==> flow/design.v <==
`timescale 1ns / 1ps
module temperature_sensor_interface(
    input clk_200KHz,
    inout sensor_data,
    output [7:0] temperature_output,
    output sensor_clock
);
wire data_line_direction;
reg [3:0] clock_divider = 4'b0;
reg clock_signal = 1'b1;
assign sensor_clock = clock_signal;
parameter [7:0] device_identifier = 8'b1001_0111;
reg [7:0] temperature_msb = 8'b0;
reg [7:0] temperature_lsb = 8'b0;
reg output_bit = 1'b1;
reg [11:0] cycle_counter = 12'b0;
reg [7:0] temperature_buffer;
localparam [4:0] INITIALIZATION = 5'h00,
TRANSMISSION_START = 5'h01,
ADDRESS_TRANSMISSION_6 = 5'h02,
ADDRESS_TRANSMISSION_5 = 5'h03,
ADDRESS_TRANSMISSION_4 = 5'h04,
ADDRESS_TRANSMISSION_3 = 5'h05,
ADDRESS_TRANSMISSION_2 = 5'h06,
ADDRESS_TRANSMISSION_1 = 5'h07,
ADDRESS_TRANSMISSION_0 = 5'h08,
READ_WRITE_MODE = 5'h09,
ACKNOWLEDGMENT_RECEPTION = 5'h0A,
MSB_RECEPTION_7 = 5'h0B,
MSB_RECEPTION_6 = 5'h0C,
MSB_RECEPTION_5 = 5'h0D,
MSB_RECEPTION_4 = 5'h0E,
MSB_RECEPTION_3 = 5'h0F,
MSB_RECEPTION_2 = 5'h10,
MSB_RECEPTION_1 = 5'h11,
MSB_RECEPTION_0 = 5'h12,
ACKNOWLEDGMENT_TRANSMISSION = 5'h13,
LSB_RECEPTION_7 = 5'h14,
LSB_RECEPTION_6 = 5'h15,
LSB_RECEPTION_5 = 5'h16,
LSB_RECEPTION_4 = 5'h17,
LSB_RECEPTION_3 = 5'h18,
LSB_RECEPTION_2 = 5'h19,
LSB_RECEPTION_1 = 5'h1A,
LSB_RECEPTION_0 = 5'h1B,
NO_ACKNOWLEDGMENT = 5'h1C;
reg [4:0] current_state = INITIALIZATION;
always @(posedge clk_200KHz) begin
    if(clock_divider == 9) begin
        clock_divider <= 4'b0;
        clock_signal <= ~clock_signal;
    end
    else
        clock_divider <= clock_divider + 1;
        cycle_counter <= cycle_counter + 1;
        case(current_state)
        INITIALIZATION: begin
            if(cycle_counter == 12'd1999)
            current_state <= TRANSMISSION_START;
        end
        TRANSMISSION_START: begin
            if(cycle_counter == 12'd2004)
            output_bit <= 1'b0;
            if(cycle_counter == 12'd2013)
            current_state <= ADDRESS_TRANSMISSION_6;
        end
        ADDRESS_TRANSMISSION_6: begin
            output_bit <= device_identifier[7];
            if(cycle_counter == 12'd2033)
            current_state <= ADDRESS_TRANSMISSION_5;
        end
        ADDRESS_TRANSMISSION_5: begin
            output_bit <= device_identifier[6];
            if(cycle_counter == 12'd2053)
            current_state <= ADDRESS_TRANSMISSION_4;
        end
        ADDRESS_TRANSMISSION_4: begin
            output_bit <= device_identifier[5];
            if(cycle_counter == 12'd2073)
            current_state <= ADDRESS_TRANSMISSION_3;
        end
        ADDRESS_TRANSMISSION_3: begin
            output_bit <= device_identifier[4];
            if(cycle_counter == 12'd2093)
            current_state <= ADDRESS_TRANSMISSION_2;
        end
        ADDRESS_TRANSMISSION_2: begin
            output_bit <= device_identifier[3];
            if(cycle_counter == 12'd2113)
            current_state <= ADDRESS_TRANSMISSION_1;
        end
        ADDRESS_TRANSMISSION_1: begin
            output_bit <= device_identifier[2];
            if(cycle_counter == 12'd2133)
            current_state <= ADDRESS_TRANSMISSION_0;
        end
        ADDRESS_TRANSMISSION_0: begin
            output_bit <= device_identifier[1];
            if(cycle_counter == 12'd2153)
            current_state <= READ_WRITE_MODE;
        end
        READ_WRITE_MODE: begin
            output_bit <= device_identifier[0];
            if(cycle_counter == 12'd2169)
            current_state <= ACKNOWLEDGMENT_RECEPTION;
        end
        ACKNOWLEDGMENT_RECEPTION: begin
            if(cycle_counter == 12'd2189)
            current_state <= MSB_RECEPTION_7;
        end
        MSB_RECEPTION_7: begin
            temperature_msb[7] <= input_bit;
            if(cycle_counter == 12'd2209)
            current_state <= MSB_RECEPTION_6;
        end
        MSB_RECEPTION_6: begin
            temperature_msb[6] <= input_bit;
            if(cycle_counter == 12'd2229)
            current_state <= MSB_RECEPTION_5;
        end
        MSB_RECEPTION_5: begin
            temperature_msb[5] <= input_bit;
            if(cycle_counter == 12'd2249)
            current_state <= MSB_RECEPTION_4;       
        end
        MSB_RECEPTION_4: begin
            temperature_msb[4] <= input_bit;
            if(cycle_counter == 12'd2269)
            current_state <= MSB_RECEPTION_3;
        end
        MSB_RECEPTION_3: begin
            temperature_msb[3] <= input_bit;
            if(cycle_counter == 12'd2289)
            current_state <= MSB_RECEPTION_2;
        end
        MSB_RECEPTION_2: begin
        temperature_msb[2] <= input_bit;
        if(cycle_counter == 12'd2309)
        current_state <= MSB_RECEPTION_1;
        end
        MSB_RECEPTION_1: begin
            temperature_msb[1] <= input_bit;
            if(cycle_counter == 12'd2329)
                current_state <= MSB_RECEPTION_0;   
        end
        MSB_RECEPTION_0: begin
        output_bit <= 1'b0;
        temperature_msb[0] <= input_bit;
        if(cycle_counter == 12'd2349)
        current_state <= ACKNOWLEDGMENT_TRANSMISSION;
    end
    ACKNOWLEDGMENT_TRANSMISSION: begin
    if(cycle_counter == 12'd2369)
    current_state <= LSB_RECEPTION_7;
    end
    LSB_RECEPTION_7: begin
    temperature_lsb[7] <= input_bit;
    if(cycle_counter == 12'd2389)
        current_state <= LSB_RECEPTION_6;
    end
    LSB_RECEPTION_6: begin
        temperature_lsb[6] <= input_bit;
        if(cycle_counter == 12'd2409)
            current_state <= LSB_RECEPTION_5;
    end
    LSB_RECEPTION_5: begin
        temperature_lsb[5] <= input_bit;
        if(cycle_counter == 12'd2429)
            current_state <= LSB_RECEPTION_4;
    end
    LSB_RECEPTION_4: begin
        temperature_lsb[4] <= input_bit;
        if(cycle_counter == 12'd2449)
            current_state <= LSB_RECEPTION_3;
    end
    LSB_RECEPTION_3: begin
        temperature_lsb[3] <= input_bit;
        if(cycle_counter == 12'd2469)
            current_state <= LSB_RECEPTION_2;
    end
    LSB_RECEPTION_2: begin
        temperature_lsb[2] <= input_bit;
        if(cycle_counter == 12'd2489)   
            current_state <= LSB_RECEPTION_1;
    end
    LSB_RECEPTION_1: begin
        temperature_lsb[1] <= input_bit;
        if(cycle_counter == 12'd2509)   
            current_state <= LSB_RECEPTION_0;
    end
    LSB_RECEPTION_0: begin
        output_bit <= 1'b1; 
        temperature_lsb[0] <= input_bit;
        if(cycle_counter == 12'd2529)
            current_state <= NO_ACKNOWLEDGMENT; 
    end
    NO_ACKNOWLEDGMENT: begin
        if(cycle_counter == 12'd2559) begin
        cycle_counter <= 12'd2000;
        current_state <= TRANSMISSION_START;
    end
end
endcase
end
always @(posedge clk_200KHz)
if(current_state == NO_ACKNOWLEDGMENT)
    temperature_buffer <= { temperature_msb[6:0], temperature_lsb[7] };
assign data_line_direction = (
current_state == INITIALIZATION || current_state == TRANSMISSION_START || 
current_state == ADDRESS_TRANSMISSION_6 || current_state == ADDRESS_TRANSMISSION_5 ||
current_state == ADDRESS_TRANSMISSION_4 || current_state == ADDRESS_TRANSMISSION_3 ||
current_state == ADDRESS_TRANSMISSION_2 || current_state == ADDRESS_TRANSMISSION_1 ||
current_state == ADDRESS_TRANSMISSION_0 || current_state == READ_WRITE_MODE ||
current_state == ACKNOWLEDGMENT_TRANSMISSION || current_state == NO_ACKNOWLEDGMENT) ? 1 : 0;
assign sensor_data = data_line_direction ? output_bit : 1'bz;
assign input_bit = sensor_data;
assign temperature_output = temperature_buffer;
endmodule
### Tool chain data of temperature_sensor_interface

What the tools print for temperature_sensor_interface, step after step.
Lines are those of the file above, counted from 1.
Operators carry their Yosys type and port widths (W data, S select, Z words).
Cell names lack the library's common part.
The mark n/a stands for no value.

* top module: temperature_sensor_interface
* clock: clk_200KHz
* cell library: sky130hd
* corner: tt_025C_1v80

### Word level

Counts by Yosys on the flattened word-level netlist (proc, flatten, opt, wreduce; memories kept). Register bits leave out memories and registers merged into their read ports (data or address). Print and check cells are left out. Cells with the same type and inputs are merged into one.

* output and inout port bits: 10
* input bits: 1
* register bits: 39

* bitwise operators: 1
* reductions and logical operators: 18
* add/subtract/negate cells: 2
* eq/ne operators: 89
* mux-type cells: 36

Operators with widths (number)
* $eq A12 B12 Y1 const B: 26
* $pmux W5 S29: 1
* $mux W5: 29
* $eq A5 B5 Y1 const B: 13
* $ne A2 B2 Y1 const B: 30
* $eq A12 B11 Y1 const B: 4
* $eq A5 B4 Y1 const B: 8
* $reduce_and A30 Y1: 1
* $reduce_bool A29 Y1: 1
* $mux W12: 2
* $eq A5 B3 Y1 const B: 4
* $add A12 B1 Y12 const B: 1
* $logic_or A1 B1 Y1: 11
* $eq A5 B2 Y1 const B: 2
* $reduce_or A6 Y1: 1
* $eq A5 B1 Y1 const B: 1
* $logic_not A5 Y1: 1
* $add A4 B1 Y4 const B: 1
* $eq A4 B4 Y1 const B: 1
* $reduce_or A4 Y1: 1
* $reduce_bool A3 Y1: 1
* $pmux W1 S3: 1
* $mux W1: 3
* $reduce_and A2 Y1: 1
* $not A1 Y1: 1

### Depth

Yosys ltp: most cells in a row. Word level: on the elaborated netlist, between registers, memories and ports. Mapped: between sequential cells and ports; inverters and the memories' decode and read muxes count.

* depth in word-level cells: 14
* ABC_AREA: 1
* gate-level depth with buffers: 12
* gate-level depth less buffers: 12

### Synthesis result

Yosys stat after the flow's synthesis: flattened, memories mapped to cells. It holds for the ABC_AREA given above (unset counts as 0); a run with the other value may have another netlist.
Totals and module areas in this step are rounded.

Cell types
* edfxtp_1: number 23, area in all 690.662 µm²
* dfxtp_1: number 16, area in all 320.307 µm²
* nand2_1: number 77, area in all 289.027 µm²
* nor2_1: number 57, area in all 213.955 µm²
* nand3_1: number 37, area in all 185.178 µm²
* inv_1: number 34, area in all 127.622 µm²
* ha_1: number 5, area in all 62.56 µm²
* nor2_4: number 5, area in all 56.304 µm²
* nand2_2: number 8, area in all 50.048 µm²
* nor2_2: number 8, area in all 50.048 µm²
* nand4_1: number 7, area in all 43.792 µm²
* nor3_1: number 8, area in all 40.038 µm²
* inv_2: number 9, area in all 33.782 µm²
* o21ai_0: number 6, area in all 30.029 µm²
* xor2_1: number 3, area in all 26.275 µm²
* nand3_2: number 2, area in all 20.019 µm²
* nor4_1: number 3, area in all 18.768 µm²
* a21oi_1: number 3, area in all 15.014 µm²

Not listed: further types 15, cells in them 18.

* area of sequential cells: 1010 µm²
* buffers: 4
* cell count: 329
* chip area (Yosys): 2410 µm²
* flip-flop cells: 39

### Worst setup path after synthesis

Source: OpenSTA report_checks on the synthesized netlist (no wires, ideal clock, input and output delay 20% of the period each), path of least setup slack; recovery checks are left aside. Register names are those of the netlist, which keeps one name where synthesis merged equal registers.

* kind: register to register
* from: register cycle_counter[0]
* to: register current_state[0]
* required time: 2.450 ns
* delay of the path: 1.867 ns
* arrival time: 1.527 ns
* slack: 0.923 ns
* period: 2.79 ns
* stages on the path: 10
* synthesis period reached: 1.867 ns

"delay of the path" = arrival - input delay + setup time.
"stages on the path" counts driving pins, that of a launching flip-flop among them; a cell with two outputs on the path counts twice.
"synthesis period reached" = period - worst setup slack (recovery checks aside). The figure is calculated, with input and output delays left at 20% of the set period.
The rows between start and end are the longest chain of elaborated cells between them; the timing report does not say that the signal goes this way. Where chains are equally long, one stands for them.
Each line given opens the expression or statement behind the cell; cells for indexed reads and writes are added by Yosys, which also makes memories of some case tables.
A register here has more assigning lines than the two given.
Only ways into the end's enable, where the timed path ends, are counted here.

* path through: dfxtp_1 > ha_1 > nand2_1 > nor2_2 > nand2_1 > o21ai_0 > nand4_1 > nor2_1 > nand2_1 > nor2_1
* length of the longest elaborated chain: 3
* elaborated cells between the ends (all ways): 59
* RTL lines with such cells: 29

RTL lines, path after synthesis
* start, declared: RTL line 16 `reg [11:0] cycle_counter = 12'b0;`
* start, assigned: RTL line 55 `cycle_counter <= cycle_counter + 1;`
* start, assigned: RTL line 199 `cycle_counter <= 12'd2000;`
* $eq A12 B12 Y1: RTL line 198 `if(cycle_counter == 12'd2559) begin`
* $ne A2 B2 Y1
* $reduce_and A30 Y1
* end, assigned: RTL line 195 `current_state <= NO_ACKNOWLEDGMENT;`
* end, assigned: RTL line 200 `current_state <= TRANSMISSION_START;`
* end, declared: RTL line 47 `reg [4:0] current_state = INITIALIZATION;`

### Path in the finished layout

Path of least setup slack in the final report of entry A (OpenROAD, finished layout, wires in). Where an end is a register, its clock arrival counts in the times.

* kind: register to register
* from: register current_state[4]
* to: register current_state[2]
* stages on the path: 11
* required time: 3.05 ns
* period: 3.08 ns
* slack: 0.71 ns
* arrival time: 2.33 ns

The rows between start and end are the longest chain of elaborated cells between them; the timing report does not say that the signal goes this way. Where chains are equally long, one stands for them.
A register here has more assigning lines than the two given.
Only ways into the end's enable, where the timed path ends, are counted here.

* path through: edfxtp_1 > inv_1 > nand2_1 > nor2_1 > nand2_1 > nand2_1 > clkinv_1 > nand2_1 > nor2_1 > nand3_1 > nor2_1
* length of the longest elaborated chain: 3
* elaborated cells between the ends (all ways): 60

RTL lines, path post-layout
* start, declared: RTL line 47 `reg [4:0] current_state = INITIALIZATION;`
* start, assigned: RTL line 59 `current_state <= TRANSMISSION_START;`
* start, assigned: RTL line 65 `current_state <= ADDRESS_TRANSMISSION_6;`
* $eq A5 B5 Y1: RTL line 56 `case(current_state)`
* $reduce_bool A29 Y1
* $reduce_and A30 Y1
* end, assigned: RTL line 59
* end, assigned: RTL line 65
* end, declared: RTL line 47

temperature_sensor_interface through Yosys and OpenROAD on sky130hd: 2 stored runs, unordered, with their settings and measured results. The constraints put input and output delay at 20% of the set period each and load the outputs with 0.01 pF.
By "period achieved" is meant the clock period of the run minus its worst setup slack. This is arithmetic on one report: input and output delays are still those of the set period (20% each).
"allowed time less slack (worst setup path)" means the part of the period allowed to the worst setup path (the constraints hold back 20% at inputs and 20% at outputs) less its slack; where the path has registers, the arrival times of their clocks count too.
"total power after layout" rests on the timing tool's default activity at the inputs, not on a simulated workload.
The results are shown rounded.

### Entry A

==> flow/run.sh <==
#!/bin/bash
# the make line also repeats the synthesis and layout settings of config.mk as NAME=value (left out here)
make -C /OpenROAD-flow-scripts/flow DESIGN_CONFIG=/design/flow/config.mk WORK_HOME=/design/flow/orfs CLKGATE_MAP_FILE= finish
==> flow/config.mk <==
export PLATFORM = sky130hd
export DESIGN_NAME = temperature_sensor_interface
export DESIGN_NICKNAME = temperature_sensor_interface
export VERILOG_FILES = /design/flow/design.v
export SDC_FILE = /design/flow/constraint.sdc
export NUM_CORES = 4
export LEC_CHECK = 0
export ABC_AREA = 1
export CAP_MARGIN = 20
export CELL_PAD_IN_SITES_DETAIL_PLACEMENT = 0
export CELL_PAD_IN_SITES_GLOBAL_PLACEMENT = 2
export CORE_ASPECT_RATIO = 1.78
export CORE_MARGIN = 4
export CORE_UTILIZATION = 39
export CTS_CLUSTER_DIAMETER = 53
export CTS_CLUSTER_SIZE = 65
export MAX_ROUTING_LAYER = met4
export PLACE_DENSITY_LB_ADDON = 0.09
export SLEW_MARGIN = 20
export TNS_END_PERCENT = 100
==> flow/constraint.sdc <==
create_clock -name core_clock -period 3.08 [get_ports {clk_200KHz}]
set_input_delay 0.6160 -clock core_clock [delete_from_list [all_inputs] [get_ports {clk_200KHz}]]
set_output_delay 0.6160 -clock core_clock [all_outputs]
set_load 0.01 [all_outputs]

Results of entry A:
- Synthesized cell area: 2410 µm²
- Die area: 7550 µm²
- Standard-cell area after routing: 2690 µm²
- Final utilization: 0.446
- Setup slack of the critical path: 0.715 ns
- Summed negative setup slack: 0.000 ns
- Post-route worst hold slack: 0.403 ns
- Total power after layout: 985 uW
- Period achieved: 2.365 ns
- Allowed time less slack (worst setup path): 2.37 ns
- Worst setup path kind: register to register

### Entry B

==> flow/run.sh <==
#!/bin/bash
# the make line also repeats the synthesis and layout settings of config.mk as NAME=value (left out here)
make -C /OpenROAD-flow-scripts/flow DESIGN_CONFIG=/design/flow/config.mk WORK_HOME=/design/flow/orfs CLKGATE_MAP_FILE= finish
==> flow/config.mk <==
export PLATFORM = sky130hd
export DESIGN_NAME = temperature_sensor_interface
export DESIGN_NICKNAME = temperature_sensor_interface
export VERILOG_FILES = /design/flow/design.v
export SDC_FILE = /design/flow/constraint.sdc
export NUM_CORES = 4
export LEC_CHECK = 0
export CAP_MARGIN = 20
export CORE_MARGIN = 2
export CORE_UTILIZATION = 40
export SLEW_MARGIN = 20
==> flow/constraint.sdc <==
create_clock -name core_clock -period 3.67 [get_ports {clk_200KHz}]
set_input_delay 0.7340 -clock core_clock [delete_from_list [all_inputs] [get_ports {clk_200KHz}]]
set_output_delay 0.7340 -clock core_clock [all_outputs]
set_load 0.01 [all_outputs]

Results of entry B:
- Synthesized cell area: 2280 µm²
- Die area: 6320 µm²
- Standard-cell area after routing: 2530 µm²
- Final utilization: 0.459
- Setup slack of the critical path: 0.790 ns
- Summed negative setup slack: 0.000 ns
- Post-route worst hold slack: 0.422 ns
- Total power after layout: 882 uW
- Period achieved: 2.880 ns
- Allowed time less slack (worst setup path): 2.88 ns
- Worst setup path kind: register to register
