==> flow/design.v <==
module BRAMController ( 
     input wire clk,  
     input wire rst,  
     input wire [7:0] new_temp,  
     input wire new_temp_valid,  
     output reg [7:0] avg_temp,  
     output reg [7:0] max_temp,  
     output reg [7:0] min_temp  
     ); 
     reg [7:0] bram [0:9];  
     reg [3:0] write_pointer = 0;  
     reg [11:0] temp_sum;  
     integer i;  
    reg [7:0] counter = 26'h00;
    reg clk_reg = 1'b1;
    always @(posedge clk) begin
        if(counter == 27'd999999) begin
            counter <= 27'd0;
            clk_reg <= ~clk_reg;
        end
        else
            counter <= counter + 1;
    end
     always @(posedge clk or posedge rst) begin 
        if (rst) begin  
            write_pointer <= 0; 
            avg_temp <= 8'd0; 
            max_temp <= 8'd0; 
            min_temp <= 8'd255;
            for (i = 0; i < 10; i = i + 1) begin 
                bram[i] <= 8'd0; 
            end 
            end 
            else if (new_temp_valid) begin 
            bram[write_pointer] <= new_temp; 
            write_pointer <= (write_pointer + 1) % 10; 
            temp_sum = 0; 
            max_temp = 8'd1; 
            min_temp = 8'd255; 
            for (i = 0; i < 10; i = i + 1) 
                begin temp_sum = temp_sum + bram[i]; 
                if (bram[i] > max_temp) max_temp = bram[i]; 
                if (bram[i] < min_temp) min_temp = bram[i]; 
            end 
            avg_temp <= temp_sum / 10; 
        end 
    end
 endmodule
Reports on BRAMController
Tool output for the design above, in the order of the flow.
Line numbers count from 1 in the design file above.
Library cell names are shortened.
{"block": "design", "design": "BRAMController", "clock": "clk", "library": "sky130hd", "corner": "tt_025C_1v80"}

Word-level counts
Counts by Yosys on the flattened word-level netlist (proc, flatten, opt, wreduce). Print and check cells are left out. Cells with the same type and inputs are merged into one.
{"block": "word_totals", "reg_bits": 108, "wordCells": 104}
{"block": "classes", "n_addsub": 10, "div": 2, "n_cmp": 20, "equal": 9, "muxes": 38, "n_reduce_logical": 11}
{"block": "op_table", "operator": "8-bit 2-to-1 mux", "count": 38}
{"block": "op_table", "operator": "12-bit by 4-bit divider with 32-bit output (second input constant)", "count": 1}
{"block": "op_table", "operator": "32-bit by 4-bit remainder unit with 32-bit output (second input constant)", "count": 1}
{"block": "op_table", "operator": "8-bit > comparator", "count": 9}
{"block": "op_table", "operator": "8-bit < comparator", "count": 9}
{"block": "op_table", "operator": "12-bit by 8-bit adder with 12-bit output", "count": 5}
{"block": "op_table", "operator": "2-bit AND reduction", "count": 10}
{"block": "op_table", "operator": "4-bit by 3-bit equality test with 1-bit output (second input constant)", "count": 4}
{"block": "op_table", "operator": "11-bit by 8-bit adder with 12-bit output", "count": 1}
{"block": "op_table", "operator": "10-bit by 8-bit adder with 11-bit output", "count": 1}
{"block": "op_table", "operator": "9-bit by 8-bit adder with 10-bit output", "count": 1}
{"block": "op_table", "operator": "8-bit by 8-bit adder with 9-bit output", "count": 1}
{"block": "op_table", "operator": "4-bit by 2-bit equality test with 1-bit output (second input constant)", "count": 2}
{"block": "op_table", "operator": "4-bit equality test (second input constant)", "count": 2}
{"block": "op_table", "operator": "8-bit by 1-bit > comparator with 1-bit output (second input constant)", "count": 1}
{"block": "op_table", "operator": "8-bit < comparator (second input constant)", "count": 1}
{"block": "op_table", "operator": "4-bit by 1-bit adder with 5-bit output (second input constant)", "count": 1}
{"block": "op_table", "operator": "4-bit by 1-bit equality test with 1-bit output (second input constant)", "count": 1}
{"block": "op_table", "operator": "4-bit zero test", "count": 1}

Longest topological paths
Longest topological path by Yosys (ltp), each cell counted once; first at word level (registers and memories cut), then after technology mapping (sequential cells cut; the memories' decode and read muxes count).
{"block": "depth", "word_depth": 29, "abc_area": 0, "ltp_mapped": 95, "ltp_nobuf": 91}

Synthesis result
The flow's flattened synthesis, as Yosys stat reports it; memories are mapped. The netlist is that of the ABC_AREA named above (0 if unset); the other value can give another one.
{"block": "mapped", "cell_count": 1491, "synth_area_mm2": 0.0133365, "sequential_area_mm2": 0.0027126, "flip_flops": 108, "buffers": 56}
{"block": "by_type", "type": "dfrtp_1", "count": 100, "area_total_um2": 2502.4}
{"block": "by_type", "type": "ha_1", "count": 161, "area_total_um2": 2.01E+03}
{"block": "by_type", "type": "fa_1", "count": 61, "area_total_um2": 1.22E+03}
{"block": "by_type", "type": "mux2_2", "count": 92, "area_total_um2": 1.04E+03}
{"block": "by_type", "type": "mux2i_1", "count": 91, "area_total_um2": 910.874}
{"block": "by_type", "type": "inv_1", "count": 161, "area_total_um2": 604.33}
{"block": "by_type", "type": "a21oi_1", "count": 92, "area_total_um2": 460.442}
{"block": "by_type", "type": "o21ai_0", "count": 89, "area_total_um2": 445.427}
{"block": "by_type", "type": "nand2_1", "count": 83, "area_total_um2": 311.549}
{"block": "by_type", "type": "a21o_1", "count": 41, "area_total_um2": 307.795}
{"block": "by_type", "type": "nor2_1", "count": 80, "area_total_um2": 300.288}
{"block": "by_type", "type": "dfstp_2", "count": 8, "area_total_um2": 210.202}
{"block": "by_type", "type": "o21a_1", "count": 28, "area_total_um2": 210.202}
{"block": "by_type", "type": "nand3_1", "count": 40, "area_total_um2": 200.192}
{"block": "by_type", "type": "nor2b_1", "count": 25, "area_total_um2": 156.4}
{"block": "by_type", "type": "clkbuf_1", "count": 40, "area_total_um2": 150.144}
{"block": "by_type", "type": "o31ai_1", "count": 18, "area_total_um2": 135.13}
{"block": "by_type", "type": "a31oi_1", "count": 21, "area_total_um2": 131.376}
Other cell types: 70; their cells: 260.

Worst setup path after synthesis
OpenSTA on the mapped netlist: ideal clock, no wires. The path of least setup slack (recovery checks aside). Input and output delay are each 20% of the period. Register names are those of the netlist, which keeps one name where synthesis merged equal registers.
{"block": "synth_path", "kind": "reg2reg", "from": "reg bram[0][1]", "to": "reg min_temp[1]", "period_ns": 30.4, "setup_ns": 0.091, "t_arrival_ns": 15.470, "slack_ns": 14.839, "delay_ns": 15.561, "path_stages": 77, "synth_period_reached_ns": 15.561}
"delay_ns" = arrival - input delay + setup time.
"path_stages" counts driving pins, that of a launching flip-flop among them; a cell with two outputs on the path counts twice.
"synth_period_reached_ns" = period - worst setup slack (recovery checks aside). The figure is calculated, with input and output delays left at 20% of the set period.
The rows between start and end are the longest chain of elaborated cells between them; the timing report does not say that the signal goes this way. Where chains are equally long, one stands for them.
A line is the first line of the expression or statement that the cell stems from. Yosys adds cells for indexed reads and writes and turns some case tables into memories.
A register here has more assigning lines than the two given.
{"block": "synth_via", "path_cell_list": "dfrtp_1 inv_1 ha_1 a21o_1 a21o_1 a21o_1 a21o_1 a21o_1 a21o_1 a21oi_1 clkbuf_1 a21oi_1 ha_1 nand4_1 inv_1 nand3_1 o21ai_1 mux2i_1 [... 41 more ...] ha_1 a21o_1 a21oi_1 o21ai_0 a21oi_1 nor2b_1 a311o_1 clkbuf_1 mux2i_1 ha_1 a21o_1 a21o_1 a21oi_1 nand2_1 o31ai_1 clkbuf_1 a31oi_1 o31ai_1", "elab_chain_cells": 29}
{"block": "synth_lines", "element": "start, declared", "line": 10, "source": "reg [7:0] bram [0:9];"}
{"block": "synth_lines", "element": "start, assigned", "line": 31, "source": "bram[i] <= 8'd0;"}
{"block": "synth_lines", "element": "start, assigned", "line": 35, "source": "bram[write_pointer] <= new_temp;"}
{"block": "synth_lines", "element": "8-bit < comparator", "line": 43, "source": "if (bram[i] < min_temp) min_temp = bram[i];"}
{"block": "synth_lines", "element": "8-bit 2-to-1 mux", "line": 43}
{"block": "synth_lines", "element": "8-bit 2-to-1 mux", "line": 34, "source": "else if (new_temp_valid) begin"}
{"block": "synth_lines", "element": "8-bit < comparator", "line": 43}
{"block": "synth_lines", "element": "8-bit 2-to-1 mux", "line": 43}
{"block": "synth_lines", "element": "8-bit 2-to-1 mux", "line": 34}
{"block": "synth_lines", "element": "8-bit < comparator", "line": 43}
{"block": "synth_lines", "element": "[... 15 more ...]"}
{"block": "synth_lines", "element": "8-bit 2-to-1 mux", "line": 43}
{"block": "synth_lines", "element": "8-bit 2-to-1 mux", "line": 34}
{"block": "synth_lines", "element": "8-bit < comparator", "line": 43}
{"block": "synth_lines", "element": "8-bit 2-to-1 mux", "line": 43}
{"block": "synth_lines", "element": "8-bit 2-to-1 mux", "line": 34}
{"block": "synth_lines", "element": "8-bit < comparator", "line": 43}
{"block": "synth_lines", "element": "8-bit 2-to-1 mux", "line": 43}
{"block": "synth_lines", "element": "end, assigned", "line": 39, "source": "min_temp = 8'd255;"}
{"block": "synth_lines", "element": "end, assigned", "line": 43}
{"block": "synth_lines", "element": "end, declared", "line": 8, "source": "output reg [7:0] min_temp"}

Path in the finished layout
From the final timing report of run 1: the path of least setup slack in the routed layout; clock arrival at registers is part of the times.
{"block": "layout_path", "kind": "reg2reg", "from": "reg bram[0][1]", "to": "reg min_temp[4]", "period_ns": 19.6, "setup_ns": 0.09, "t_arrival_ns": 17.57, "slack_ns": 2.34, "path_stages": 76}
The rows between start and end are the longest chain of elaborated cells between them; the timing report does not say that the signal goes this way. Where chains are equally long, one stands for them.
A register here has more assigning lines than the two given.
{"block": "layout_via", "path_cell_list": "dfrtp_1 inv_1 ha_1 a21o_1 a21o_1 a21o_1 a21o_1 a21o_1 a21o_1 a21oi_2 nor2_1 a21oi_1 ha_1 a21oi_1 nor2b_1 o21ai_0 nand2b_1 nor2_1 [... 40 more ...] mux2i_1 inv_1 ha_1 a21o_1 a21oi_1 o21ai_0 a21oi_1 nor2b_1 a311o_1 mux2i_1 ha_1 o21a_1 nor2_1 o31ai_1 o31ai_1 buf_4 a31oi_1 o31ai_1", "elab_chain_cells": 29}
{"block": "layout_lines", "element": "start, declared", "line": 10, "source": "reg [7:0] bram [0:9];"}
{"block": "layout_lines", "element": "start, assigned", "line": 31, "source": "bram[i] <= 8'd0;"}
{"block": "layout_lines", "element": "start, assigned", "line": 35, "source": "bram[write_pointer] <= new_temp;"}
{"block": "layout_lines", "element": "8-bit < comparator", "line": 43, "source": "if (bram[i] < min_temp) min_temp = bram[i];"}
{"block": "layout_lines", "element": "8-bit 2-to-1 mux", "line": 43}
{"block": "layout_lines", "element": "8-bit 2-to-1 mux", "line": 34, "source": "else if (new_temp_valid) begin"}
{"block": "layout_lines", "element": "8-bit < comparator", "line": 43}
{"block": "layout_lines", "element": "8-bit 2-to-1 mux", "line": 43}
{"block": "layout_lines", "element": "8-bit 2-to-1 mux", "line": 34}
{"block": "layout_lines", "element": "8-bit < comparator", "line": 43}
{"block": "layout_lines", "element": "[... 15 more ...]"}
{"block": "layout_lines", "element": "8-bit 2-to-1 mux", "line": 43}
{"block": "layout_lines", "element": "8-bit 2-to-1 mux", "line": 34}
{"block": "layout_lines", "element": "8-bit < comparator", "line": 43}
{"block": "layout_lines", "element": "8-bit 2-to-1 mux", "line": 43}
{"block": "layout_lines", "element": "8-bit 2-to-1 mux", "line": 34}
{"block": "layout_lines", "element": "8-bit < comparator", "line": 43}
{"block": "layout_lines", "element": "8-bit 2-to-1 mux", "line": 43}
{"block": "layout_lines", "element": "end, assigned", "line": 39, "source": "min_temp = 8'd255;"}
{"block": "layout_lines", "element": "end, assigned", "line": 43}
{"block": "layout_lines", "element": "end, declared", "line": 8, "source": "output reg [7:0] min_temp"}

==> runs of BRAMController <==
Module BRAMController, platform sky130hd: 2 stored runs of the flow (Yosys, OpenROAD) with differing settings, in no particular order. Input and output delays are each 20% of the period that was set; the output load is 0.01 pF.
"achieved_period_ns" is the run's clock period less its worst setup slack. It is reckoned from that one timing run; input and output delays stay at 20% of the period that was set.
"critical_path_time_ns" is the time allowed to the run's worst setup path (the clock period less input and output delay, where it has them) less its slack. Clock arrival times count: a late capture clock shortens it, a late launch clock lengthens it.

{"run": "run 1", "settings": { "period_ns": 19.6, "CORE_UTILIZATION": 32, "PLACE_DENSITY_LB_ADDON": 0.27, "CELL_PAD_IN_SITES_GLOBAL_PLACEMENT": 1, "CELL_PAD_IN_SITES_DETAIL_PLACEMENT": 2, "TNS_END_PERCENT": 35, "CAP_MARGIN": 0, "SLEW_MARGIN": 40, "CORE_MARGIN": 2 }, "results": { "critical_path_time_ns": 17.26, "worstPathKind": "reg2reg", "achieved_period_ns": 17.264, "die_area_mm2": 0.0433264, "worst_hold_slack_ns": 0.518, "synthArea_mm2": 0.0133365, "finalUtil_frac": 0.355, "fin_ws_ns": 2.336 }}
{"run": "run 2", "settings": { "period_ns": 16.8, "CORE_UTILIZATION": 57, "SETUP_SLACK_MARGIN": 1.12, "CORE_ASPECT_RATIO": 1.35, "CORE_MARGIN": 4, "CELL_PAD_IN_SITES_GLOBAL_PLACEMENT": 2, "CELL_PAD_IN_SITES_DETAIL_PLACEMENT": 2, "TNS_END_PERCENT": 55, "CAP_MARGIN": 20, "SLEW_MARGIN": 20 }, "outcome": "no results, placement failed with GPL-0301"}
